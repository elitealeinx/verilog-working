==> flow/design.v <==
`timescale 1ns / 1ps
module digital_clock(
      input clk,reset,
		output reg [5:0] second,
		output reg [5:0] min,
		output reg [5:0] hour
    );
	 always @(posedge clk or posedge reset) begin
	       if (reset) begin
			     second = 6'd0;
				  min = 6'd0;
				  hour = 6'd0;
				end
			else begin
			    if (second == 6'd59) begin
				      second = 6'd0;
						if (min == 6'd59) begin 
						    min = 6'd0;
							 if (hour == 6'd23) begin
							     hour = 6'd0;
								 end
							 else begin
							     hour = hour + 6'd1;
								 end
							end
						else begin
						     min = min + 6'd1;
							end
					 end
				 else begin 
				     second = second + 6'd1;
					 end
				end						    
	     end
      endmodule
# Reports on digital_clock
# What the tools print for digital_clock, step after step.
# Line numbers count from 1 in the design file above.
# Operators carry their Yosys type and port widths (W data, S select, Z words).
# Cell names lack the library's common part.
# The mark - stands for no value.
# setup
top_module	digital_clock
clock_port	clk
cell_library	sky130hd
pvt_corner	tt_025C_1v80

# Word level
# Source: Yosys, flattened and elaborated, memories not mapped. Widths are those after wreduce. Registers that Yosys merges into a memory's read port (data or address) are not register bits. Print and check cells do not count. Equal cells are merged and count once.
# classes
addsub	3
mul	0
div_mod_pow	0
cmp	0
n_eq	3
n_shift	0
n_mux	3
n_logic	0
reduce_and_logical	1
# ops
op	count
$add A6 B1 Y6 const B	3
$mux W6	3
$eq A6 B6 Y1 const B	2
$eq A6 B5 Y1 const B	1
$reduce_and A2 Y1	1
# bits
ff_bits	18
latch_bits	0
mem_bits_rw	0
romBits	0
clocked_rd_ports_x_width	0
mem_count	0
inputBits	2
out_inout_bits	18

# Longest topological paths
# Yosys ltp: most cells in a row. Word level: on the elaborated netlist, between registers, memories and ports. Mapped: between sequential cells and ports; inverters and the memories' decode and read muxes count.
# logic_depth
depth_word	2
ABC_AREA	0
ltp_mapped	5

# Synthesis result
# The flow's flattened synthesis, as Yosys stat reports it; memories are mapped. The netlist is that of the ABC_AREA named above (0 if unset); the other value can give another one.
# The area totals of this step are shown rounded.
# types
type	count
dfrtp_1	18
nand2_1	16
o21ai_0	9
ha_1	3
mux2_1	2
o31ai_1	3
and2_1	3
nor2_1	5
xnor2_1	2
xor2_1	2
nand3_1	3
and4b_4	1
nand4_1	2
or3_1	2
buf_6	1
inv_1	3
and4b_1	1
nand3_2	1
# Not listed: further types 12, cells in them 13.
# mapped
cells	90
mapped_area_um2	901
seqArea_um2	450
ffs	18
n_buf	1

# Timing after synthesis
# OpenSTA on the mapped netlist: ideal clock, no wires. The path of least setup slack (recovery checks aside). Input and output delay are each 20% of the period. Register names are those of the netlist, which keeps one name where synthesis merged equal registers.
# synth_path
path_kind	register -> register
startpoint	register second[0]
endpoint	register hour[0]
clock_period_ps	1620
setup_time_ps	127
t_first_pin_ps	0
t_arrival_ps	1576
setup_slack_ps	-83
path_delay_ps	1703
stages	6
synth_period_reached_ps	1703
# "path_delay_ps" is the arrival time less input delay plus setup time.
# "stages" counts driving pins, that of a launching flip-flop among them; a cell with two outputs on the path counts twice.
# "synth_period_reached_ps" is the clock period less the worst setup slack; recovery checks do not enter. This is arithmetic on one report: input and output delays are still those of the set period (20% each).
# The rows between start and end are the longest chain of elaborated cells between them; the timing report does not say that the signal goes this way. Where chains are equally long, one stands for them.
# A line is the first line of the expression or statement that the cell stems from. Yosys adds cells for indexed reads and writes and turns some case tables into memories.
# A register here has more assigning lines than the two given.
# synth_between
cell_sequence	dfrtp_1 ha_1 nand2_1 nor3_2 and2_1 mux2_1
elab_chain_cells	2
# synth_rtl
element	line_no	source
from (decl)	4	output reg [5:0] second,
from (assign)	10	second = 6'd0;
from (assign)	31	second = second + 6'd1;
$eq A6 B6 Y1	15	if (second == 6'd59) begin
$reduce_and A2 Y1	-
to (assign)	12	hour = 6'd0;
to (assign)	23	hour = hour + 6'd1;
to (decl)	6	output reg [5:0] hour

# Worst path after layout
# Path of least setup slack in the final report of stored run 1 (OpenROAD, finished layout, wires in). Where an end is a register, its clock arrival counts in the times.
# The report prints the path's times to 10 ps; the period is as set.
# layout_path
path_kind	register -> register
startpoint	register min[0]
endpoint	register hour[3]
clock_period_ps	1850
setup_time_ps	50
t_first_pin_ps	300
t_arrival_ps	1810
setup_slack_ps	280
stages	6
# The rows between start and end are the longest chain of elaborated cells between them; the timing report does not say that the signal goes this way. Where chains are equally long, one stands for them.
# A register here has more assigning lines than the two given.
# layout_between
cell_sequence	dfrtp_1 ha_2 and4b_2 nand3_2 or4_1 nand2_1
elab_chain_cells	2
# layout_rtl
element	line_no	source
from (decl)	5	output reg [5:0] min,
from (assign)	11	min = 6'd0;
from (assign)	27	min = min + 6'd1;
$eq A6 B6 Y1	17	if (min == 6'd59) begin
$reduce_and A2 Y1	-
to (assign)	20	hour = 6'd0;
to (assign)	23	hour = hour + 6'd1;
to (decl)	6	output reg [5:0] hour

# Module digital_clock, platform sky130hd: 2 stored runs of the flow (Yosys, OpenROAD) with differing settings, in no particular order. Input and output delays are each 20% of the period that was set; the output load is 0.01 pF.
# By "achieved_clock_period_ps" is meant the clock period of the run minus its worst setup slack. This is arithmetic on one report: input and output delays are still those of the set period (20% each).
# "worst_path_time_ps" means the part of the period allowed to the worst setup path (the constraints hold back 20% at inputs and 20% at outputs) less its slack; where the path has registers, the arrival times of their clocks count too.
# "fin_power_uw": no workload was simulated; the value follows from the tool's default switching activity.
# "worst_path_time_ps" is given in steps of 10 ps.
# Results are given in rounded form.
# Among the settings, -- means not set for that run.
run	period_ns	CORE_UTILIZATION	SETUP_SLACK_MARGIN	PLACE_DENSITY	GPL_TIMING_DRIVEN	CTS_CLUSTER_SIZE	CAP_MARGIN	SLEW_MARGIN	MIN_ROUTING_LAYER	CORE_MARGIN	CELL_PAD_IN_SITES_GLOBAL_PLACEMENT	ABC_AREA	fin_power_uw	design.die.area_um2	final_util_pct	worst_path_time_ps	critical_path_type	tns_setup_ps	synth_chip_area_um2	final_setup_ws_ps	cell_area_final_um2	achieved_clock_period_ps
stored run 1	1.85	25	0.26	0.46	0	90	40	0	met1	2	--	--	623	4100	41.1	1570	register -> register	0	901	282	1390	1568
stored run 2	2.75	45	0.19	0.54	--	89	10	30	met2	2	1	0	440	2380	59.8	1440	register -> output	0	901	756	1150	1994
